==> flow/design.v <==
module	LEGOBGDBitMap	(	
					input	logic	clk,
					input	logic	resetN,
					input logic	[10:0] offsetX, 
					input logic	[10:0] offsetY,
					input	logic	InsideRectangle,  
					output	logic	drawingRequest,  
					output	logic	[7:0] RGBout,   
					output	logic	[3:0] HitEdgeCode  
 ) ;
localparam  int OBJECT_NUMBER_OF_Y_BITS = 5;  
localparam  int OBJECT_NUMBER_OF_X_BITS = 5;  
localparam  int OBJECT_HEIGHT_Y = 32;
localparam  int OBJECT_WIDTH_X = 32;
localparam  int OBJECT_HEIGHT_Y_DIVIDER = OBJECT_NUMBER_OF_Y_BITS - 2;  
localparam  int OBJECT_WIDTH_X_DIVIDER =  OBJECT_NUMBER_OF_X_BITS - 2;
localparam logic [7:0] TRANSPARENT_ENCODING = 8'hFF ; 
logic [0:OBJECT_WIDTH_X-1] [0:OBJECT_HEIGHT_Y-1] [8-1:0] object_colors = {
{8'hE8, 8'hEC, 8'hEC, 8'hEC, 8'hE8, 8'hE8, 8'hE8, 8'hE8, 8'hEC, 8'hE8, 8'hEC, 8'hF9, 8'hF9, 8'hF9, 8'hF9, 8'hF9, 8'hF9, 8'hF9, 8'hF9, 8'hF9, 8'hF9, 8'hD9, 8'h95, 8'h99, 8'h99, 8'h99, 8'h99, 8'h99, 8'h99, 8'h99, 8'h99, 8'h99 },
{8'hE8, 8'hE8, 8'hE8, 8'hE8, 8'hED, 8'hED, 8'hED, 8'hE8, 8'hE8, 8'hE8, 8'hEC, 8'hF9, 8'hF9, 8'hF9, 8'hF9, 8'hF9, 8'hF9, 8'hF9, 8'hF9, 8'hF9, 8'hF9, 8'hD9, 8'h95, 8'h99, 8'h99, 8'h95, 8'h99, 8'hB9, 8'h99, 8'h95, 8'h95, 8'h95 },
{8'hE8, 8'hEC, 8'hC8, 8'hCD, 8'hED, 8'hED, 8'hED, 8'hF1, 8'hEC, 8'hE8, 8'hEC, 8'hF9, 8'hF9, 8'hF5, 8'hD5, 8'hF9, 8'hF9, 8'hF9, 8'hF9, 8'hF9, 8'hF8, 8'hD9, 8'h95, 8'h99, 8'h95, 8'h95, 8'hB9, 8'hB9, 8'hB9, 8'hB9, 8'h95, 8'h95 },
{8'hEC, 8'hC8, 8'hC8, 8'hEC, 8'hE8, 8'hE8, 8'hE8, 8'hED, 8'hED, 8'hE8, 8'hEC, 8'hF9, 8'hF5, 8'hD4, 8'hF9, 8'hF9, 8'hF9, 8'hF9, 8'hF9, 8'hF9, 8'hF9, 8'hD9, 8'h99, 8'h95, 8'h75, 8'h99, 8'h95, 8'h95, 8'h95, 8'hB9, 8'hB9, 8'h95 },
{8'hEC, 8'hC8, 8'hC8, 8'hEC, 8'hE8, 8'hE8, 8'hE8, 8'hE8, 8'hED, 8'hE8, 8'hEC, 8'hF9, 8'hD0, 8'hF4, 8'hF9, 8'hF9, 8'hF9, 8'hF9, 8'hF9, 8'hF9, 8'hF9, 8'hD9, 8'h99, 8'h70, 8'h95, 8'h99, 8'h99, 8'h95, 8'h99, 8'h95, 8'hB9, 8'h99 },
{8'hEC, 8'hC8, 8'hC8, 8'hEC, 8'hE8, 8'hE8, 8'hE8, 8'hE8, 8'hED, 8'hE8, 8'hEC, 8'hF9, 8'hD0, 8'hF4, 8'hF9, 8'hF9, 8'hF9, 8'hF9, 8'hF9, 8'hF9, 8'hF9, 8'hD9, 8'h95, 8'h50, 8'h95, 8'h99, 8'h95, 8'h95, 8'h95, 8'h95, 8'h99, 8'h95 },
{8'hEC, 8'hC8, 8'hC8, 8'hEC, 8'hE8, 8'hE8, 8'hE8, 8'hEC, 8'hC8, 8'hE8, 8'hEC, 8'hF9, 8'hD0, 8'hD0, 8'hF9, 8'hF9, 8'hF9, 8'hF9, 8'hF9, 8'hF5, 8'hF9, 8'hD9, 8'h95, 8'h50, 8'h70, 8'h99, 8'h99, 8'h95, 8'h95, 8'h99, 8'h95, 8'h95 },
{8'hE8, 8'hC8, 8'hA4, 8'hC8, 8'hE8, 8'hEC, 8'hE8, 8'hC8, 8'hC8, 8'hE8, 8'hEC, 8'hF9, 8'hD4, 8'hAC, 8'hF4, 8'hF9, 8'hF9, 8'hF9, 8'hD4, 8'hD4, 8'hF9, 8'hD9, 8'h95, 8'h74, 8'h4C, 8'h75, 8'h99, 8'h99, 8'h99, 8'h95, 8'h95, 8'h99 },
{8'hE8, 8'hE8, 8'hC8, 8'hA4, 8'hA4, 8'hC8, 8'hC8, 8'hC8, 8'hE8, 8'hE8, 8'hEC, 8'hF9, 8'hF5, 8'hD0, 8'hAC, 8'hD0, 8'hD0, 8'hD0, 8'hD0, 8'hF9, 8'hF9, 8'hD9, 8'h95, 8'h95, 8'h70, 8'h4C, 8'h50, 8'h70, 8'h50, 8'h70, 8'h95, 8'h95 },
{8'hE8, 8'hE8, 8'hE8, 8'hC8, 8'hC8, 8'hC8, 8'hC8, 8'hE8, 8'hE8, 8'hE8, 8'hEC, 8'hF9, 8'hF9, 8'hF9, 8'hD4, 8'hD0, 8'hD0, 8'hD4, 8'hF9, 8'hF9, 8'hF9, 8'hD9, 8'h95, 8'h99, 8'h95, 8'h75, 8'h70, 8'h70, 8'h75, 8'h99, 8'h99, 8'h95 },
{8'hEC, 8'hEC, 8'hEC, 8'hEC, 8'hEC, 8'hEC, 8'hEC, 8'hEC, 8'hEC, 8'hEC, 8'hF0, 8'hF5, 8'hF5, 8'hF5, 8'hF5, 8'hF5, 8'hF5, 8'hF5, 8'hF5, 8'hF5, 8'hF5, 8'hD5, 8'h95, 8'h99, 8'h99, 8'h99, 8'h99, 8'h99, 8'h99, 8'h99, 8'h95, 8'h95 },
{8'hF9, 8'hF9, 8'hF9, 8'hF9, 8'hF9, 8'hF9, 8'hF9, 8'hF9, 8'hF9, 8'hF9, 8'hF5, 8'hEC, 8'hEC, 8'hEC, 8'hEC, 8'hEC, 8'hE8, 8'hE8, 8'hEC, 8'hEC, 8'hE8, 8'hD0, 8'h99, 8'h95, 8'h99, 8'h99, 8'h99, 8'h95, 8'h95, 8'h99, 8'h95, 8'h95 },
{8'hF9, 8'hF9, 8'hF9, 8'hF9, 8'hF9, 8'hF9, 8'hF9, 8'hF9, 8'hF9, 8'hF9, 8'hF4, 8'hE8, 8'hE8, 8'hEC, 8'hE8, 8'hED, 8'hED, 8'hED, 8'hE8, 8'hE8, 8'hE8, 8'hCC, 8'h99, 8'h99, 8'h99, 8'h95, 8'h99, 8'hB9, 8'hB9, 8'h95, 8'h95, 8'h95 },
{8'hF9, 8'hF9, 8'hD5, 8'hD5, 8'hF9, 8'hF9, 8'hF9, 8'hF9, 8'hF9, 8'hF9, 8'hF4, 8'hE8, 8'hE8, 8'hC8, 8'hCD, 8'hED, 8'hED, 8'hED, 8'hF1, 8'hEC, 8'hE8, 8'hCC, 8'h99, 8'h99, 8'h95, 8'h95, 8'h99, 8'hB9, 8'hB9, 8'hB9, 8'h95, 8'h95 },
{8'hF9, 8'hF5, 8'hD4, 8'hF9, 8'hF9, 8'hF9, 8'hF9, 8'hF9, 8'hF9, 8'hF9, 8'hF4, 8'hE8, 8'hC8, 8'hC8, 8'hEC, 8'hE8, 8'hE8, 8'hE8, 8'hED, 8'hED, 8'hE8, 8'hCC, 8'h99, 8'h95, 8'h75, 8'h99, 8'h95, 8'h95, 8'h95, 8'hB9, 8'hB9, 8'h95 },
{8'hF9, 8'hD0, 8'hF5, 8'hF9, 8'hF9, 8'hF9, 8'hF9, 8'hF9, 8'hF9, 8'hF9, 8'hF5, 8'hE8, 8'hC8, 8'hC8, 8'hEC, 8'hE8, 8'hE8, 8'hE8, 8'hE8, 8'hED, 8'hE8, 8'hCC, 8'h99, 8'h70, 8'h95, 8'h99, 8'h99, 8'h95, 8'h99, 8'h95, 8'hB9, 8'h95 },
{8'hF9, 8'hD0, 8'hF4, 8'hF9, 8'hF9, 8'hF9, 8'hF9, 8'hF9, 8'hF9, 8'hF9, 8'hF5, 8'hE8, 8'hC8, 8'hC8, 8'hEC, 8'hE8, 8'hE8, 8'hE8, 8'hE8, 8'hED, 8'hE8, 8'hCC, 8'h99, 8'h50, 8'h95, 8'h99, 8'h95, 8'h95, 8'h99, 8'h99, 8'h99, 8'h95 },
{8'hF9, 8'hD0, 8'hD0, 8'hF9, 8'hF9, 8'hF9, 8'hF9, 8'hF9, 8'hF5, 8'hF9, 8'hF5, 8'hE8, 8'hC8, 8'hC8, 8'hEC, 8'hE8, 8'hE8, 8'hEC, 8'hEC, 8'hC8, 8'hE8, 8'hCC, 8'h99, 8'h50, 8'h70, 8'h99, 8'h99, 8'h99, 8'h99, 8'h99, 8'h95, 8'h99 },
{8'hF9, 8'hD4, 8'hAC, 8'hD4, 8'hF9, 8'hF9, 8'hF9, 8'hD4, 8'hD4, 8'hF9, 8'hF5, 8'hE8, 8'hC8, 8'hA4, 8'hC8, 8'hE8, 8'hE8, 8'hE8, 8'hC8, 8'hC8, 8'hE8, 8'hCC, 8'h99, 8'h74, 8'h4C, 8'h74, 8'h99, 8'h99, 8'h95, 8'h74, 8'h95, 8'h99 },
{8'hF9, 8'hF9, 8'hD0, 8'hAC, 8'hD0, 8'hD0, 8'hD0, 8'hD0, 8'hF9, 8'hF9, 8'hF5, 8'hE8, 8'hE8, 8'hC8, 8'hA4, 8'hA4, 8'hA4, 8'hC4, 8'hC8, 8'hEC, 8'hE8, 8'hCC, 8'h99, 8'h95, 8'h70, 8'h4C, 8'h50, 8'h50, 8'h50, 8'h74, 8'h99, 8'h95 },
{8'hF9, 8'hF9, 8'hF9, 8'hD4, 8'hD0, 8'hD0, 8'hD4, 8'hF9, 8'hF9, 8'hF9, 8'hF4, 8'hE8, 8'hE8, 8'hE8, 8'hE8, 8'hC8, 8'hC8, 8'hE8, 8'hE8, 8'hE8, 8'hE8, 8'hCC, 8'h99, 8'h99, 8'h99, 8'h94, 8'h74, 8'h74, 8'h95, 8'h99, 8'h99, 8'h99 },
{8'hF9, 8'hF9, 8'hF9, 8'hF9, 8'hF9, 8'hF9, 8'hF9, 8'hF9, 8'hF9, 8'hF9, 8'hD5, 8'hAD, 8'hAD, 8'hAD, 8'hAD, 8'hAD, 8'hAD, 8'hAD, 8'hAD, 8'hAD, 8'hAD, 8'hAD, 8'h75, 8'h75, 8'h75, 8'h75, 8'h75, 8'h75, 8'h75, 8'h75, 8'h75, 8'h75 },
{8'hF9, 8'hF9, 8'hF9, 8'hF9, 8'hF9, 8'hF9, 8'hF9, 8'hF9, 8'hF9, 8'hF9, 8'hB5, 8'h12, 8'h32, 8'h32, 8'h32, 8'h32, 8'h32, 8'h12, 8'h32, 8'h32, 8'h32, 8'h32, 8'h12, 8'h12, 8'h32, 8'h12, 8'h12, 8'h12, 8'h12, 8'h12, 8'h12, 8'h12 },
{8'hF9, 8'hF9, 8'hF9, 8'hF5, 8'hF9, 8'hF9, 8'hF9, 8'hF9, 8'hF9, 8'hF8, 8'hB5, 8'h12, 8'h32, 8'h32, 8'h32, 8'h32, 8'h32, 8'h32, 8'h32, 8'h32, 8'h32, 8'h32, 8'h32, 8'h32, 8'h32, 8'h32, 8'h32, 8'h32, 8'h32, 8'h32, 8'h32, 8'h32 },
{8'hF9, 8'hF9, 8'hD4, 8'hF5, 8'hF9, 8'hF9, 8'hF9, 8'hF9, 8'hF9, 8'hF9, 8'hB5, 8'h12, 8'h32, 8'h2E, 8'h32, 8'h32, 8'h32, 8'h32, 8'h56, 8'h32, 8'h32, 8'h32, 8'h32, 8'h32, 8'h2E, 8'h32, 8'h32, 8'h32, 8'h32, 8'h57, 8'h32, 8'h32 },
{8'hF9, 8'hF5, 8'hD4, 8'hF9, 8'hF9, 8'hF9, 8'hF9, 8'hF9, 8'hF9, 8'hF8, 8'hB5, 8'h12, 8'h2E, 8'h2E, 8'h32, 8'h32, 8'h12, 8'h12, 8'h32, 8'h36, 8'h32, 8'h32, 8'h32, 8'h2E, 8'h2E, 8'h32, 8'h32, 8'h32, 8'h12, 8'h32, 8'h36, 8'h32 },
{8'hF9, 8'hD0, 8'hF4, 8'hF9, 8'hF9, 8'hF9, 8'hF9, 8'hF9, 8'hF9, 8'hF9, 8'hB5, 8'h12, 8'h0E, 8'h2E, 8'h32, 8'h32, 8'h32, 8'h32, 8'h32, 8'h32, 8'h32, 8'h32, 8'h32, 8'h0A, 8'h2E, 8'h32, 8'h32, 8'h32, 8'h32, 8'h32, 8'h32, 8'h32 },
{8'hF9, 8'hD0, 8'hF4, 8'hF9, 8'hF9, 8'hF9, 8'hF9, 8'hF9, 8'hF9, 8'hF9, 8'hB5, 8'h12, 8'h0A, 8'h2E, 8'h32, 8'h32, 8'h32, 8'h32, 8'h32, 8'h32, 8'h32, 8'h32, 8'h32, 8'h0A, 8'h2E, 8'h32, 8'h32, 8'h32, 8'h32, 8'h32, 8'h32, 8'h32 },
{8'hF9, 8'hD0, 8'hD0, 8'hF9, 8'hF9, 8'hF9, 8'hF9, 8'hF9, 8'hF4, 8'hF8, 8'hB5, 8'h12, 8'h0A, 8'h0A, 8'h32, 8'h32, 8'h32, 8'h32, 8'h32, 8'h2E, 8'h32, 8'h32, 8'h32, 8'h0A, 8'h0A, 8'h32, 8'h32, 8'h32, 8'h12, 8'h32, 8'h0E, 8'h32 },
{8'hF9, 8'hD4, 8'hAC, 8'hD0, 8'hF5, 8'hF9, 8'hF5, 8'hD4, 8'hD4, 8'hF8, 8'hB5, 8'h12, 8'h0E, 8'h09, 8'h0E, 8'h32, 8'h32, 8'h32, 8'h0E, 8'h2E, 8'h32, 8'h32, 8'h32, 8'h0E, 8'h09, 8'h0E, 8'h32, 8'h32, 8'h32, 8'h0E, 8'h2E, 8'h32 },
{8'hF9, 8'hF9, 8'hD4, 8'hAC, 8'hAC, 8'hD0, 8'hD0, 8'hD4, 8'hF9, 8'hF8, 8'hB5, 8'h12, 8'h32, 8'h0E, 8'h09, 8'h09, 8'h0A, 8'h0A, 8'h2E, 8'h32, 8'h32, 8'h32, 8'h32, 8'h32, 8'h0E, 8'h09, 8'h09, 8'h0A, 8'h0A, 8'h2E, 8'h32, 8'h32 },
{8'hF9, 8'hF9, 8'hF9, 8'hF5, 8'hD4, 8'hD4, 8'hF5, 8'hF9, 8'hF9, 8'hF9, 8'hB5, 8'h12, 8'h32, 8'h32, 8'h32, 8'h0E, 8'h0E, 8'h32, 8'h32, 8'h32, 8'h32, 8'h32, 8'h32, 8'h32, 8'h32, 8'h32, 8'h0E, 8'h0E, 8'h32, 8'h32, 8'h32, 8'h32 }
};
logic [0:3] [0:3] [3:0] hit_colors = 
{16'hC446,     
 16'h8C62,    
 16'h8932,
 16'h9113};
always_ff@(posedge clk or negedge resetN)
begin
	if(!resetN) begin
		RGBout <=	8'h00;
	end
	else begin
		HitEdgeCode <= hit_colors[offsetY >> OBJECT_HEIGHT_Y_DIVIDER][offsetX >> OBJECT_WIDTH_X_DIVIDER];	 
		if (InsideRectangle == 1'b1 )   
			RGBout <= object_colors[offsetY][offsetX];	  
		else 
			RGBout <= TRANSPARENT_ENCODING ;  
	end 
end
assign drawingRequest = (RGBout != TRANSPARENT_ENCODING ) ? 1'b1 : 1'b0 ;  
endmodule
======== Reports on LEGOBGDBitMap ========
The steps from the RTL of LEGOBGDBitMap to its reports follow in flow order.
Line numbers count from 1 in the design file above.
Not given: -
design
  top module .............................. LEGOBGDBitMap
  clock input ............................. clk
  standard-cell library ................... sky130hd
  corner .................................. tt_025C_1v80

======== Word level ========
Yosys after proc, flatten, opt, wreduce and memory -nomap, before mapping. Enables and synchronous resets that opt folds into registers are not counted as muxes. Memory bits, and registers merged into a memory's read port (data or address), are not among the register bits. Print and check cells are not counted. Equal cells are merged and count once.
bit counts
  register bits after elaboration ......... 12
  output and inout bits ................... 13
cells by class
  muxes and demuxes ....................... 2
  $add $sub $neg .......................... 6
  shifts and indexed selects .............. 2
  equal/unequal tests ..................... 1
operators by type and width
  operator                                                 count
  variable part select 8192 x 21 -> 8 bit with constant A  1
  variable part select 64 x 14 -> 4 bit with constant A    1
  subtractor 5 x 11 -> 12 bit with constant A              2
  adder 20 x 15 -> 21 bit                                  1
  subtractor 2 x 8 -> 9 bit with constant A                2
  adder 13 x 11 -> 14 bit                                  1
  inequality test 8 bit with constant B                    1
  2-to-1 mux 8 bit                                         1
  2-to-1 mux 1 bit                                         1

======== Longest topological paths ========
Depth = most cells in a row (Yosys ltp): at word level without a register or memory, in the mapped netlist without a sequential cell, where the memories' decode and read muxes count.
logic depth
  depth in word-level cells ............... 4
  ABC_AREA ................................ 0
  depth in mapped cells ................... 14
  mapped depth without buffers ............ 12

======== After synthesis ========
The flow's flattened synthesis, as Yosys stat reports it; memories are mapped. The netlist is that of the ABC_AREA named above (0 if unset); the other value can give another one.
cells by type
  cell                        count  total area (um2)
  sky130_fd_sc_hd__o21ai_0    122    610.586
  sky130_fd_sc_hd__a21oi_1    111    555.533
  sky130_fd_sc_hd__nand2_1    89     334.07
  sky130_fd_sc_hd__nor2_1     86     322.81
  sky130_fd_sc_hd__buf_2      55     275.264
  sky130_fd_sc_hd__dfrtp_1    8      200.192
  sky130_fd_sc_hd__clkbuf_1   47     176.419
  sky130_fd_sc_hd__o221ai_1   18     157.651
  sky130_fd_sc_hd__nor3_1     30     150.144
  sky130_fd_sc_hd__a211oi_1   18     135.13
  sky130_fd_sc_hd__o211ai_1   18     135.13
  sky130_fd_sc_hd__a31oi_1    21     131.376
  sky130_fd_sc_hd__xnor2_1    15     131.376
  sky130_fd_sc_hd__ha_1       10     125.12
  sky130_fd_sc_hd__a221oi_1   14     122.618
  sky130_fd_sc_hd__o2111ai_1  14     122.618
  sky130_fd_sc_hd__edfxtp_1   4      120.115
  sky130_fd_sc_hd__nand3_1    24     120.115
Not listed: further types 64, cells in them 265.
mapped netlist
  buffers ................................. 122
  mapped flip-flops ....................... 12
  standard cells after synthesis .......... 969
  sequential part of the area ............. 0.0003203 mm2
  chip area (Yosys) ....................... 0.0059307 mm2

======== Path before layout ========
OpenSTA on the mapped netlist: ideal clock, no wires. The path of least setup slack (recovery checks aside). Input and output delay are each 20% of the period. Register names are those of the netlist, which keeps one name where synthesis merged equal registers.
timing path post-synthesis
  kind .................................... input -> register
  start point ............................. input offsetX[5]
  end point ............................... register RGBout[0]
  data required time ...................... 4.113 ns
  launch time at the first pin ............ 0.840 ns
  arrival ................................. 3.398 ns
  period .................................. 4.2 ns
  slack ................................... 0.715 ns
  delay of the path ....................... 2.645 ns
  driving pins on the path ................ 13
  synthesis period reached ................ 3.485 ns
"delay of the path" is the arrival time less input delay plus setup time.
"driving pins on the path" counts driving pins, that of a launching flip-flop among them; a cell with two outputs on the path counts twice.
"synthesis period reached" is the clock period less the worst setup slack; recovery checks do not enter. This is arithmetic on one report: input and output delays are still those of the set period (20% each).
The rows between start and end are the longest chain of elaborated cells between them; the timing report does not say that the signal goes this way. Where chains are equally long, one stands for them.
A line is the first line of the expression or statement that the cell stems from. Yosys adds cells for indexed reads and writes and turns some case tables into memories.
At most two assigning lines are given for a register; there are more.
on the way, post-synthesis
  path through ............................ sky130_fd_sc_hd__inv_1 sky130_fd_sc_hd__ha_1 sky130_fd_sc_hd__inv_1 sky130_fd_sc_hd__fa_1 sky130_fd_sc_hd__nand2b_1 sky130_fd_sc_hd__a21oi_2 sky130_fd_sc_hd__a31oi_2 sky130_fd_sc_hd__xor2_2 sky130_fd_sc_hd__buf_6 sky130_fd_sc_hd__nor4_2 sky130_fd_sc_hd__o22ai_1 sky130_fd_sc_hd__o311a_1 sky130_fd_sc_hd__a211oi_2
  length of the longest elaborated chain .. 4
  elaborated cells on any way between the ends .. 4
  source lines of those cells ............. 2
  those cells by class .................... add/sub (2); shift (1); mux (1)
ends and longest elaborated chain, post-synthesis
  item                                     line  source
  from (decl)                              4     input logic [10:0] offsetX,
  subtractor 5 x 11 -> 12 bit              65    RGBout <= object_colors[offsetY][offsetX];
  adder 20 x 15 -> 21 bit                  65
  variable part select 8192 x 21 -> 8 bit  65
  2-to-1 mux 8 bit                         64    if (InsideRectangle == 1'b1 )
  to (assign)                              65
  to (assign)                              67    RGBout <= TRANSPARENT_ENCODING ;
  to (decl)                                8     output logic [7:0] RGBout,

======== Path in the finished layout ========
From the final timing report of run 1: the path of least setup slack in the routed layout; clock arrival at registers is part of the times.
timing path after layout
  kind .................................... input -> register
  start point ............................. input offsetX[6]
  end point ............................... register RGBout[5]
  period .................................. 4.78 ns
  driving pins on the path ................ 13
  slack ................................... 0.23 ns
  arrival ................................. 4.62 ns
  launch time at the first pin ............ 0.96 ns
  data required time ...................... 4.85 ns
The rows between start and end are the longest chain of elaborated cells between them; the timing report does not say that the signal goes this way. Where chains are equally long, one stands for them.
At most two assigning lines are given for a register; there are more.
on the way, after layout
  path through ............................ sky130_fd_sc_hd__clkdlybuf4s50_1 sky130_fd_sc_hd__inv_1 sky130_fd_sc_hd__ha_1 sky130_fd_sc_hd__inv_1 sky130_fd_sc_hd__fa_2 sky130_fd_sc_hd__nand2b_1 sky130_fd_sc_hd__a21oi_2 sky130_fd_sc_hd__a31oi_2 sky130_fd_sc_hd__xor2_2 sky130_fd_sc_hd__nor2_1 sky130_fd_sc_hd__o211ai_1 sky130_fd_sc_hd__a311o_1 sky130_fd_sc_hd__a32oi_1
  length of the longest elaborated chain .. 4
  elaborated cells on any way between the ends .. 4
  source lines of those cells ............. 2
  those cells by class .................... add/sub (2); shift (1); mux (1)
ends and longest elaborated chain, after layout
  item                                     line  source
  from (decl)                              4     input logic [10:0] offsetX,
  subtractor 5 x 11 -> 12 bit              65    RGBout <= object_colors[offsetY][offsetX];
  adder 20 x 15 -> 21 bit                  65
  variable part select 8192 x 21 -> 8 bit  65
  2-to-1 mux 8 bit                         64    if (InsideRectangle == 1'b1 )
  to (assign)                              65
  to (assign)                              67    RGBout <= TRANSPARENT_ENCODING ;
  to (decl)                                8     output logic [7:0] RGBout,

Ticket comment

Measured data: module LEGOBGDBitMap, platform sky130hd, 2 stored runs of the flow under differing settings, order arbitrary. Input and output delays are each 20% of the period that was set; the output load is 0.01 pF.
"achieved clock period" means the clock period less the worst setup slack. The figure is calculated, with input and output delays left at 20% of the set period.
"time used up by the worst setup path" is the time allowed to the run's worst setup path (the clock period less input and output delay, where it has them) less its slack. Clock arrival times count: a late capture clock shortens it, a late launch clock lengthens it.
"total power after layout" is the tool's figure for a default switching activity; nothing was simulated.

---- run 1 ----
settings
  period_ns = 4.78
  CORE_UTILIZATION = 43
  PLACE_DENSITY_LB_ADDON = 0.13
  HOLD_SLACK_MARGIN = 0.15
  CELL_PAD_IN_SITES_GLOBAL_PLACEMENT = 1
  TNS_END_PERCENT = 75
  GPL_TIMING_DRIVEN = 1
  SLEW_MARGIN = 35
  CAP_MARGIN = 20
  CORE_MARGIN = 2
results
  total power after layout ................ 1788 µW
  setup total negative slack .............. 0.000 ns
  total die area .......................... 0.0147477 mm2
  utilization after routing ............... 49.9%
  standard-cell area after layout ......... 0.0066589 mm2
  achieved clock period ................... 4.551 ns
  time used up by the worst setup path .... 3.59 ns
  worst setup path type ................... input -> register
  synthesis area .......................... 0.0059307 mm2
  worst setup slack after layout .......... 0.229 ns

---- run 2 ----
settings
  period_ns = 4.42
  CORE_UTILIZATION = 62
  SETUP_SLACK_MARGIN = -0.36
  PLACE_DENSITY_LB_ADDON = 0.21
  CORE_ASPECT_RATIO = 1.86
  CELL_PAD_IN_SITES_DETAIL_PLACEMENT = 2
  GPL_TIMING_DRIVEN = 0
  CTS_CLUSTER_DIAMETER = 292
  CAP_MARGIN = 0
  CORE_MARGIN = 2
  SLEW_MARGIN = 20
results
  did not finish, placement stopped with DPL-0033
