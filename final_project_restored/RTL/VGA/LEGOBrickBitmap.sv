==> flow/design.v <==
module	LEGOBrickBitMap	(	
					input	logic	clk,
					input	logic	resetN,
					input logic	[10:0] offsetX, 
					input logic	[10:0] offsetY,
					input	logic	InsideRectangle,  
					output	logic	drawingRequest,  
					output	logic	[7:0] RGBout,   
					output	logic	[3:0] HitEdgeCode  
 ) ;
localparam  int OBJECT_NUMBER_OF_Y_BITS = 5;  
localparam  int OBJECT_NUMBER_OF_X_BITS = 5;  
localparam  int OBJECT_HEIGHT_Y = 32;
localparam  int OBJECT_WIDTH_X = 32;
localparam  int OBJECT_HEIGHT_Y_DIVIDER = OBJECT_NUMBER_OF_Y_BITS - 2;  
localparam  int OBJECT_WIDTH_X_DIVIDER =  OBJECT_NUMBER_OF_X_BITS - 2;
localparam logic [7:0] TRANSPARENT_ENCODING = 8'hFF ; 
logic [0:OBJECT_WIDTH_X-1] [0:OBJECT_HEIGHT_Y-1] [8-1:0] object_colors = {
{8'h00, 8'h00, 8'h00, 8'h00, 8'h00, 8'h00, 8'h00, 8'h00, 8'h00, 8'h00, 8'h00, 8'h00, 8'h00, 8'h00, 8'h00, 8'h00, 8'h00, 8'h00, 8'h00, 8'h00, 8'h00, 8'h00, 8'h00, 8'h00, 8'h00, 8'h00, 8'h00, 8'h00, 8'h00, 8'h00, 8'h00, 8'h00 },
{8'h00, 8'h00, 8'h00, 8'h00, 8'h00, 8'h00, 8'h00, 8'h00, 8'h00, 8'h00, 8'h00, 8'h00, 8'h00, 8'h00, 8'h00, 8'h00, 8'h00, 8'h00, 8'h00, 8'h00, 8'h00, 8'h00, 8'h00, 8'h00, 8'h00, 8'h00, 8'h00, 8'h00, 8'h00, 8'h00, 8'h00, 8'h00 },
{8'h00, 8'h00, 8'h00, 8'h49, 8'hB6, 8'hB6, 8'h6D, 8'h00, 8'h00, 8'h00, 8'h00, 8'h00, 8'h00, 8'h00, 8'h49, 8'hB6, 8'hB6, 8'h6D, 8'h00, 8'h00, 8'h00, 8'h00, 8'h00, 8'h00, 8'h00, 8'h49, 8'hB6, 8'hB6, 8'h6D, 8'h00, 8'h00, 8'h00 },
{8'h00, 8'h00, 8'h49, 8'hDB, 8'hDB, 8'hDB, 8'hFF, 8'h6D, 8'h00, 8'h00, 8'h00, 8'h00, 8'h00, 8'h49, 8'hDB, 8'hDB, 8'hDB, 8'hFF, 8'h6D, 8'h00, 8'h00, 8'h00, 8'h00, 8'h00, 8'h25, 8'hDB, 8'hDB, 8'hDB, 8'hFF, 8'h6D, 8'h00, 8'h00 },
{8'h00, 8'h00, 8'h92, 8'hFF, 8'hDB, 8'hDB, 8'hDB, 8'hB6, 8'h00, 8'h00, 8'h00, 8'h00, 8'h00, 8'h92, 8'hFF, 8'hDB, 8'hDB, 8'hDB, 8'hDA, 8'h00, 8'h00, 8'h00, 8'h00, 8'h00, 8'h92, 8'hFF, 8'hDB, 8'hDB, 8'hDB, 8'hDA, 8'h00, 8'h00 },
{8'h00, 8'h00, 8'h92, 8'hDB, 8'hDB, 8'hDB, 8'hDB, 8'hDA, 8'h00, 8'h00, 8'h00, 8'h00, 8'h00, 8'h92, 8'hDB, 8'hDB, 8'hDB, 8'hDB, 8'hDB, 8'h24, 8'h00, 8'h00, 8'h00, 8'h00, 8'h92, 8'hDB, 8'hDB, 8'hDB, 8'hDB, 8'hDB, 8'h24, 8'h00 },
{8'h00, 8'h00, 8'h6D, 8'hFF, 8'hDB, 8'hDB, 8'hFF, 8'hB6, 8'h00, 8'h00, 8'h00, 8'h00, 8'h00, 8'h6D, 8'hFF, 8'hDB, 8'hDB, 8'hFF, 8'hB6, 8'h00, 8'h00, 8'h00, 8'h00, 8'h00, 8'h6D, 8'hFF, 8'hDB, 8'hDB, 8'hFB, 8'hB6, 8'h00, 8'h00 },
{8'h00, 8'h00, 8'h24, 8'hB6, 8'hFF, 8'hFF, 8'hDB, 8'h49, 8'h00, 8'h00, 8'h00, 8'h00, 8'h00, 8'h24, 8'hB6, 8'hFF, 8'hFF, 8'hDB, 8'h49, 8'h00, 8'h00, 8'h00, 8'h00, 8'h00, 8'h00, 8'hB6, 8'hFF, 8'hFF, 8'hDB, 8'h49, 8'h00, 8'h00 },
{8'h00, 8'h00, 8'h00, 8'h00, 8'h49, 8'h6D, 8'h24, 8'h00, 8'h00, 8'h00, 8'h00, 8'h00, 8'h00, 8'h00, 8'h00, 8'h49, 8'h6D, 8'h24, 8'h00, 8'h00, 8'h00, 8'h00, 8'h00, 8'h00, 8'h00, 8'h00, 8'h49, 8'h6D, 8'h24, 8'h00, 8'h00, 8'h00 },
{8'h00, 8'h00, 8'h00, 8'h00, 8'h00, 8'h00, 8'h00, 8'h00, 8'h00, 8'h00, 8'h00, 8'h00, 8'h00, 8'h00, 8'h00, 8'h00, 8'h00, 8'h00, 8'h00, 8'h00, 8'h00, 8'h00, 8'h00, 8'h00, 8'h00, 8'h00, 8'h00, 8'h00, 8'h00, 8'h00, 8'h00, 8'h00 },
{8'h00, 8'h00, 8'h00, 8'h00, 8'h00, 8'h00, 8'h00, 8'h00, 8'h00, 8'h00, 8'h00, 8'h00, 8'h00, 8'h00, 8'h00, 8'h00, 8'h00, 8'h00, 8'h00, 8'h00, 8'h00, 8'h00, 8'h00, 8'h00, 8'h00, 8'h00, 8'h00, 8'h00, 8'h00, 8'h00, 8'h00, 8'h00 },
{8'h00, 8'h00, 8'h00, 8'h00, 8'h00, 8'h00, 8'h00, 8'h00, 8'h00, 8'h00, 8'h00, 8'h00, 8'h00, 8'h00, 8'h00, 8'h00, 8'h00, 8'h00, 8'h00, 8'h00, 8'h00, 8'h00, 8'h00, 8'h00, 8'h00, 8'h00, 8'h00, 8'h00, 8'h00, 8'h00, 8'h00, 8'h00 },
{8'h00, 8'h00, 8'h00, 8'h00, 8'h24, 8'h25, 8'h00, 8'h00, 8'h00, 8'h00, 8'h00, 8'h00, 8'h00, 8'h00, 8'h00, 8'h24, 8'h25, 8'h00, 8'h00, 8'h00, 8'h00, 8'h00, 8'h00, 8'h00, 8'h00, 8'h00, 8'h49, 8'h49, 8'h24, 8'h00, 8'h00, 8'h00 },
{8'h00, 8'h00, 8'h00, 8'h92, 8'hDB, 8'hDB, 8'hB6, 8'h24, 8'h00, 8'h00, 8'h00, 8'h00, 8'h00, 8'h00, 8'h92, 8'hDB, 8'hDB, 8'hB6, 8'h24, 8'h00, 8'h00, 8'h00, 8'h00, 8'h00, 8'h00, 8'hB6, 8'hFF, 8'hFF, 8'hDA, 8'h45, 8'h00, 8'h00 },
{8'h00, 8'h00, 8'h49, 8'hFF, 8'hDB, 8'hDB, 8'hFF, 8'h92, 8'h00, 8'h00, 8'h00, 8'h00, 8'h00, 8'h49, 8'hFF, 8'hDB, 8'hDB, 8'hFF, 8'h92, 8'h00, 8'h00, 8'h00, 8'h00, 8'h00, 8'h6D, 8'hFF, 8'hDB, 8'hDB, 8'hFF, 8'hB6, 8'h00, 8'h00 },
{8'h00, 8'h00, 8'h92, 8'hFF, 8'hDB, 8'hDB, 8'hDB, 8'hB6, 8'h00, 8'h00, 8'h00, 8'h00, 8'h00, 8'h92, 8'hFF, 8'hDB, 8'hDB, 8'hDB, 8'hB6, 8'h00, 8'h00, 8'h00, 8'h00, 8'h00, 8'h92, 8'hDB, 8'hDB, 8'hDB, 8'hDB, 8'hDB, 8'h24, 8'h00 },
{8'h00, 8'h00, 8'h6D, 8'hFF, 8'hDB, 8'hDB, 8'hDB, 8'hB6, 8'h00, 8'h00, 8'h00, 8'h00, 8'h00, 8'h6D, 8'hFF, 8'hDB, 8'hDB, 8'hDB, 8'hB6, 8'h00, 8'h00, 8'h00, 8'h00, 8'h00, 8'h92, 8'hFF, 8'hDB, 8'hDB, 8'hDB, 8'hDA, 8'h24, 8'h00 },
{8'h00, 8'h00, 8'h25, 8'hDB, 8'hDB, 8'hDB, 8'hFF, 8'h6D, 8'h00, 8'h00, 8'h00, 8'h00, 8'h00, 8'h25, 8'hDB, 8'hFF, 8'hDB, 8'hFF, 8'h6D, 8'h00, 8'h00, 8'h00, 8'h00, 8'h00, 8'h49, 8'hDB, 8'hDB, 8'hDB, 8'hFF, 8'h92, 8'h00, 8'h00 },
{8'h00, 8'h00, 8'h00, 8'h49, 8'hB6, 8'hB6, 8'h6D, 8'h00, 8'h00, 8'h00, 8'h00, 8'h00, 8'h00, 8'h00, 8'h49, 8'hB6, 8'hB6, 8'h6D, 8'h00, 8'h00, 8'h00, 8'h00, 8'h00, 8'h00, 8'h00, 8'h6D, 8'hDA, 8'hDB, 8'h92, 8'h20, 8'h00, 8'h00 },
{8'h00, 8'h00, 8'h00, 8'h00, 8'h00, 8'h00, 8'h00, 8'h00, 8'h00, 8'h00, 8'h00, 8'h00, 8'h00, 8'h00, 8'h00, 8'h00, 8'h00, 8'h00, 8'h00, 8'h00, 8'h00, 8'h00, 8'h00, 8'h00, 8'h00, 8'h00, 8'h00, 8'h24, 8'h00, 8'h00, 8'h00, 8'h00 },
{8'h00, 8'h00, 8'h00, 8'h00, 8'h00, 8'h00, 8'h00, 8'h00, 8'h00, 8'h00, 8'h00, 8'h00, 8'h00, 8'h00, 8'h00, 8'h00, 8'h00, 8'h00, 8'h00, 8'h00, 8'h00, 8'h00, 8'h00, 8'h00, 8'h00, 8'h00, 8'h00, 8'h00, 8'h00, 8'h00, 8'h00, 8'h00 },
{8'h00, 8'h00, 8'h00, 8'h00, 8'h00, 8'h00, 8'h00, 8'h00, 8'h00, 8'h00, 8'h00, 8'h00, 8'h00, 8'h00, 8'h00, 8'h00, 8'h00, 8'h00, 8'h00, 8'h00, 8'h00, 8'h00, 8'h00, 8'h00, 8'h00, 8'h00, 8'h00, 8'h00, 8'h00, 8'h00, 8'h00, 8'h00 },
{8'h00, 8'h00, 8'h00, 8'h00, 8'h00, 8'h00, 8'h00, 8'h00, 8'h00, 8'h00, 8'h00, 8'h00, 8'h00, 8'h00, 8'h00, 8'h00, 8'h00, 8'h00, 8'h00, 8'h00, 8'h00, 8'h00, 8'h00, 8'h00, 8'h00, 8'h00, 8'h00, 8'h00, 8'h00, 8'h00, 8'h00, 8'h00 },
{8'h00, 8'h00, 8'h00, 8'h24, 8'h6D, 8'h92, 8'h25, 8'h00, 8'h00, 8'h00, 8'h00, 8'h00, 8'h00, 8'h00, 8'h24, 8'h6D, 8'h6D, 8'h25, 8'h00, 8'h00, 8'h00, 8'h00, 8'h00, 8'h00, 8'h00, 8'h24, 8'h6D, 8'h92, 8'h25, 8'h00, 8'h00, 8'h00 },
{8'h00, 8'h00, 8'h24, 8'hB6, 8'hFF, 8'hFF, 8'hDB, 8'h49, 8'h00, 8'h00, 8'h00, 8'h00, 8'h00, 8'h24, 8'hB6, 8'hFF, 8'hFF, 8'hDB, 8'h49, 8'h00, 8'h00, 8'h00, 8'h00, 8'h00, 8'h24, 8'hB6, 8'hFF, 8'hFF, 8'hDB, 8'h49, 8'h00, 8'h00 },
{8'h00, 8'h00, 8'h6D, 8'hFF, 8'hDB, 8'hDB, 8'hDB, 8'hB6, 8'h00, 8'h00, 8'h00, 8'h00, 8'h00, 8'h6D, 8'hFF, 8'hDB, 8'hDB, 8'hDB, 8'hB6, 8'h00, 8'h00, 8'h00, 8'h00, 8'h00, 8'h6D, 8'hFF, 8'hDB, 8'hDB, 8'hDB, 8'hB6, 8'h00, 8'h00 },
{8'h00, 8'h00, 8'h92, 8'hDB, 8'hDB, 8'hDB, 8'hDB, 8'hDA, 8'h00, 8'h00, 8'h00, 8'h00, 8'h00, 8'h92, 8'hDB, 8'hDB, 8'hDB, 8'hDB, 8'hDA, 8'h00, 8'h00, 8'h00, 8'h00, 8'h00, 8'h92, 8'hDB, 8'hDB, 8'hDB, 8'hDB, 8'hDB, 8'h24, 8'h00 },
{8'h00, 8'h00, 8'h92, 8'hFF, 8'hDB, 8'hDB, 8'hDB, 8'hB6, 8'h00, 8'h00, 8'h00, 8'h00, 8'h00, 8'h92, 8'hFF, 8'hDB, 8'hDB, 8'hDB, 8'hB6, 8'h00, 8'h00, 8'h00, 8'h00, 8'h00, 8'h92, 8'hFF, 8'hDB, 8'hDB, 8'hDB, 8'hB6, 8'h00, 8'h00 },
{8'h00, 8'h00, 8'h25, 8'hDB, 8'hFF, 8'hDB, 8'hFF, 8'h6D, 8'h00, 8'h00, 8'h00, 8'h00, 8'h00, 8'h24, 8'hDB, 8'hFF, 8'hDB, 8'hFF, 8'h6D, 8'h00, 8'h00, 8'h00, 8'h00, 8'h00, 8'h24, 8'hDB, 8'hFF, 8'hDB, 8'hFF, 8'h6D, 8'h00, 8'h00 },
{8'h00, 8'h00, 8'h00, 8'h25, 8'h92, 8'hB6, 8'h6D, 8'h00, 8'h00, 8'h00, 8'h00, 8'h00, 8'h00, 8'h00, 8'h25, 8'h92, 8'hB6, 8'h49, 8'h00, 8'h00, 8'h00, 8'h00, 8'h00, 8'h00, 8'h00, 8'h25, 8'h92, 8'hB6, 8'h6D, 8'h00, 8'h00, 8'h00 },
{8'h00, 8'h00, 8'h00, 8'h00, 8'h00, 8'h00, 8'h00, 8'h00, 8'h00, 8'h00, 8'h00, 8'h00, 8'h00, 8'h00, 8'h00, 8'h00, 8'h00, 8'h00, 8'h00, 8'h00, 8'h00, 8'h00, 8'h00, 8'h00, 8'h00, 8'h00, 8'h00, 8'h00, 8'h00, 8'h00, 8'h00, 8'h00 },
{8'h00, 8'h00, 8'h00, 8'h00, 8'h00, 8'h00, 8'h00, 8'h00, 8'h00, 8'h00, 8'h00, 8'h00, 8'h00, 8'h00, 8'h00, 8'h00, 8'h00, 8'h00, 8'h00, 8'h00, 8'h00, 8'h00, 8'h00, 8'h00, 8'h00, 8'h00, 8'h00, 8'h00, 8'h00, 8'h00, 8'h00, 8'h00 }
};
logic [0:3] [0:3] [3:0] hit_colors = 
{16'hC446,     
 16'h8C62,    
 16'h8932,
 16'h9113};
always_ff@(posedge clk or negedge resetN)
begin
	if(!resetN) begin
		RGBout <=	8'h00;
	end
	else begin
		HitEdgeCode <= hit_colors[offsetY >> OBJECT_HEIGHT_Y_DIVIDER][offsetX >> OBJECT_WIDTH_X_DIVIDER];	 
		if (InsideRectangle == 1'b1 )   
			RGBout <= object_colors[offsetY][offsetX];	  
		else 
			RGBout <= TRANSPARENT_ENCODING ;  
	end 
end
assign drawingRequest = (RGBout != TRANSPARENT_ENCODING ) ? 1'b1 : 1'b0 ;  
endmodule
# Tool chain data of LEGOBrickBitMap
# Tool output for the design above, in the order of the flow.
# Line numbers count from 1 in the design file above.
# Cell names lack the library's common part.
# A cell with -- has no value.
[inputs]
top_module = "LEGOBrickBitMap"
clock = "clk"
cell_library = "sky130hd"
pvt_corner = "tt_025C_1v80"

# After elaboration
# Source: Yosys, flattened and elaborated, memories not mapped. Widths are those after wreduce; folded enables and synchronous resets count as part of the registers. Registers that Yosys merges into a memory's read port (data or address) are not register bits. Print and check cells do not count. Equal cells are merged and count once.
[classes]
shift = 2
n_mux = 2
n_eq = 1
n_addsub = 6
[op_table]
columns = ["operator", "count"]
rows = [
  ["8192-bit by 21-bit indexed select with 8-bit output with constant A", 1],
  ["64-bit by 14-bit indexed select with 4-bit output with constant A", 1],
  ["5-bit by 11-bit subtractor with 12-bit output with constant A", 2],
  ["20-bit by 15-bit adder with 21-bit output", 1],
  ["2-bit by 8-bit subtractor with 9-bit output with constant A", 2],
  ["13-bit by 11-bit adder with 14-bit output", 1],
  ["8-bit inequality test with constant B", 1],
  ["8-bit two-way mux", 1],
  ["1-bit two-way mux", 1],
]
[bits]
out_inout_bits = 13
in_bits = 25
reg_bits = 12
wordCells = 13

# Longest topological paths
# Longest topological path by Yosys (ltp), each cell counted once; first at word level (registers and memories cut), then after technology mapping (sequential cells cut; the memories' decode and read muxes count).
[depth]
word_depth = 4
abc_area = 0
mapped_depth = 15
mapped_depth_nobuf = 13

# After synthesis
# The flow's flattened synthesis, as Yosys stat reports it; memories are mapped. The netlist is that of the ABC_AREA named above (0 if unset); the other value can give another one.
[by_type]
columns = ["cell_type", "count", "area_total_um2"]
rows = [
  ["a21oi_1", 49, 245.235],
  ["o21ai_0", 41, 205.197],
  ["nor2_1", 46, 172.666],
  ["dfrtp_1", 6, 150.144],
  ["nand2_1", 38, 142.637],
  ["ha_1", 10, 125.12],
  ["xnor2_1", 14, 122.618],
  ["edfxtp_1", 4, 120.115],
  ["nand2b_1", 16, 100.096],
  ["nand3_1", 19, 95.091],
  ["buf_2", 18, 90.086],
  ["a211oi_1", 11, 82.579],
  ["nor3_1", 16, 80.077],
  ["o2111ai_1", 9, 78.826],
  ["a31oi_1", 12, 75.072],
  ["clkbuf_1", 19, 71.318],
  ["nor2b_1", 11, 68.816],
  ["o211ai_1", 9, 67.565],
]
# Other cell types: 64; their cells: 176.
[synth_totals]
flip_flops = 10
seq_area_um2 = 270.3
buf_cells = 52
cell_count = 524
area_um2 = 3500.9

# Timing after synthesis
# Path of least setup slack by OpenSTA after synthesis, without wires, with an ideal clock, recovery checks aside; 20% of the period is set as input and as output delay. Where synthesis merged equal registers, the netlist keeps one of their names.
[synth_path]
path_kind = "input port to flip-flop"
start = "in offsetX[7]"
end = "reg RGBout[6]"
arrival_time_ns = 3.297
in_delay_ns = 0.690
driving_pins = 13
t_required_ns = 3.330
launch_ns = 0.690
path_slack_ns = 0.033
clock_period_ns = 3.45
setup_ns = 0.120
path_delay_ns = 2.727
path_buffers = 1
period_less_setup_slack_ns = 3.417
# "path_delay_ns" = arrival - input delay + setup time.
# "driving_pins" counts driving pins, that of a launching flip-flop among them; a cell with two outputs on the path counts twice.
# "period_less_setup_slack_ns" = period - worst setup slack (recovery checks aside). The figure is calculated, with input and output delays left at 20% of the set period.
# Between the ends stands the longest chain of elaborated cells between them, by number of cells; it is not shown to be the way that was timed. Of several equally long chains one is given.
# A line is the first line of the expression or statement that the cell stems from. Yosys adds cells for indexed reads and writes and turns some case tables into memories.
# A register here has more assigning lines than the two given.
[synth_via]
path_cell_list = "nor3_1 nor3b_1 xnor2_1 ha_1 and2_4 a221oi_4 o211ai_1 nand2_1 clkbuf_1 o211ai_1 o2111ai_1 o211a_1 nor2_1"
elab_chain_len = 4
cone_cells = 4
cone_lines = 2
cone_classes = "2 x add/sub; 1 x shift; 1 x mux"
[synth_lines]
columns = ["element", "line_no", "text"]
rows = [
  ["start, declared", 4, "input logic [10:0] offsetX,"],
  ["5-bit by 11-bit subtractor with 12-bit output", 65, "RGBout <= object_colors[offsetY][offsetX];"],
  ["20-bit by 15-bit adder with 21-bit output", 65, ""],
  ["8192-bit by 21-bit indexed select with 8-bit output", 65, ""],
  ["8-bit two-way mux", 64, "if (InsideRectangle == 1'b1 )"],
  ["end, assigned", 65, ""],
  ["end, assigned", 67, "RGBout <= TRANSPARENT_ENCODING ;"],
  ["end, declared", 8, "output logic [7:0] RGBout,"],
]

# Path in the finished layout
# Path of least setup slack in the final report of run A (OpenROAD, finished layout, wires in). Where an end is a register, its clock arrival counts in the times.
[layout_path]
path_kind = "input port to flip-flop"
start = "in offsetX[5]"
end = "reg RGBout[5]"
launch_ns = 0.82
path_slack_ns = -0.08
path_buffers = 2
arrival_time_ns = 4.30
clock_period_ns = 4.09
driving_pins = 13
setup_ns = 0.11
in_delay_ns = 0.82
t_required_ns = 4.22
# Between the ends stands the longest chain of elaborated cells between them, by number of cells; it is not shown to be the way that was timed. Of several equally long chains one is given.
# A register here has more assigning lines than the two given.
[layout_via]
path_cell_list = "clkdlybuf4s50_1 nor3_1 nor3b_1 xnor2_1 ha_1 buf_4 a221oi_4 a211oi_4 o311a_1 a221oi_2 o2111ai_1 o21a_1 a311oi_1"
elab_chain_len = 4
cone_cells = 4
cone_lines = 2
cone_classes = "2 x add/sub; 1 x shift; 1 x mux"
[layout_lines]
columns = ["element", "line_no", "text"]
rows = [
  ["start, declared", 4, "input logic [10:0] offsetX,"],
  ["5-bit by 11-bit subtractor with 12-bit output", 65, "RGBout <= object_colors[offsetY][offsetX];"],
  ["20-bit by 15-bit adder with 21-bit output", 65, ""],
  ["8192-bit by 21-bit indexed select with 8-bit output", 65, ""],
  ["8-bit two-way mux", 64, "if (InsideRectangle == 1'b1 )"],
  ["end, assigned", 65, ""],
  ["end, assigned", 67, "RGBout <= TRANSPARENT_ENCODING ;"],
  ["end, declared", 8, "output logic [7:0] RGBout,"],
]

# Below are 2 stored runs of the flow (Yosys, OpenROAD; platform sky130hd) on LEGOBrickBitMap, each with its settings and what was measured, unordered. Constraints: input delay and output delay 20% of the set period each, output load 0.01 pF.
# "timing.achieved_period_ns" means the clock period less the worst setup slack. The figure is calculated, with input and output delays left at 20% of the set period.
# By "power_total_w" is meant OpenSTA's value without simulated activity: inputs other than the clock are taken to toggle once in ten clock periods, and the tool carries that through the logic.

[[run]]
name = "run A"
[run.settings]
period_ns = 4.09
SETUP_SLACK_MARGIN = -0.33
CAP_MARGIN = 20
CORE_MARGIN = 2
CORE_UTILIZATION = 40
SLEW_MARGIN = 20
[run.results]
synth_area_um2 = 3500.9
die_area_um2 = 9516.0
post_route_stdcell_area_um2 = 4331.6
layout_utilization_pct = 50.4
worstSetupSlack_ns = -0.081
power_total_w = 0.001198
timing.achieved_period_ns = 4.171

[[run]]
name = "run B"
[run.settings]
period_ns = 4.57
CORE_UTILIZATION = 58
SETUP_SLACK_MARGIN = 1.15
PLACE_DENSITY_LB_ADDON = 0.12
CORE_MARGIN = 2
CELL_PAD_IN_SITES_GLOBAL_PLACEMENT = 2
CTS_CLUSTER_DIAMETER = 264
CAP_MARGIN = 20
SLEW_MARGIN = 20
[run.results]
outcome = "no final report: placement broke off with FLW-0024"
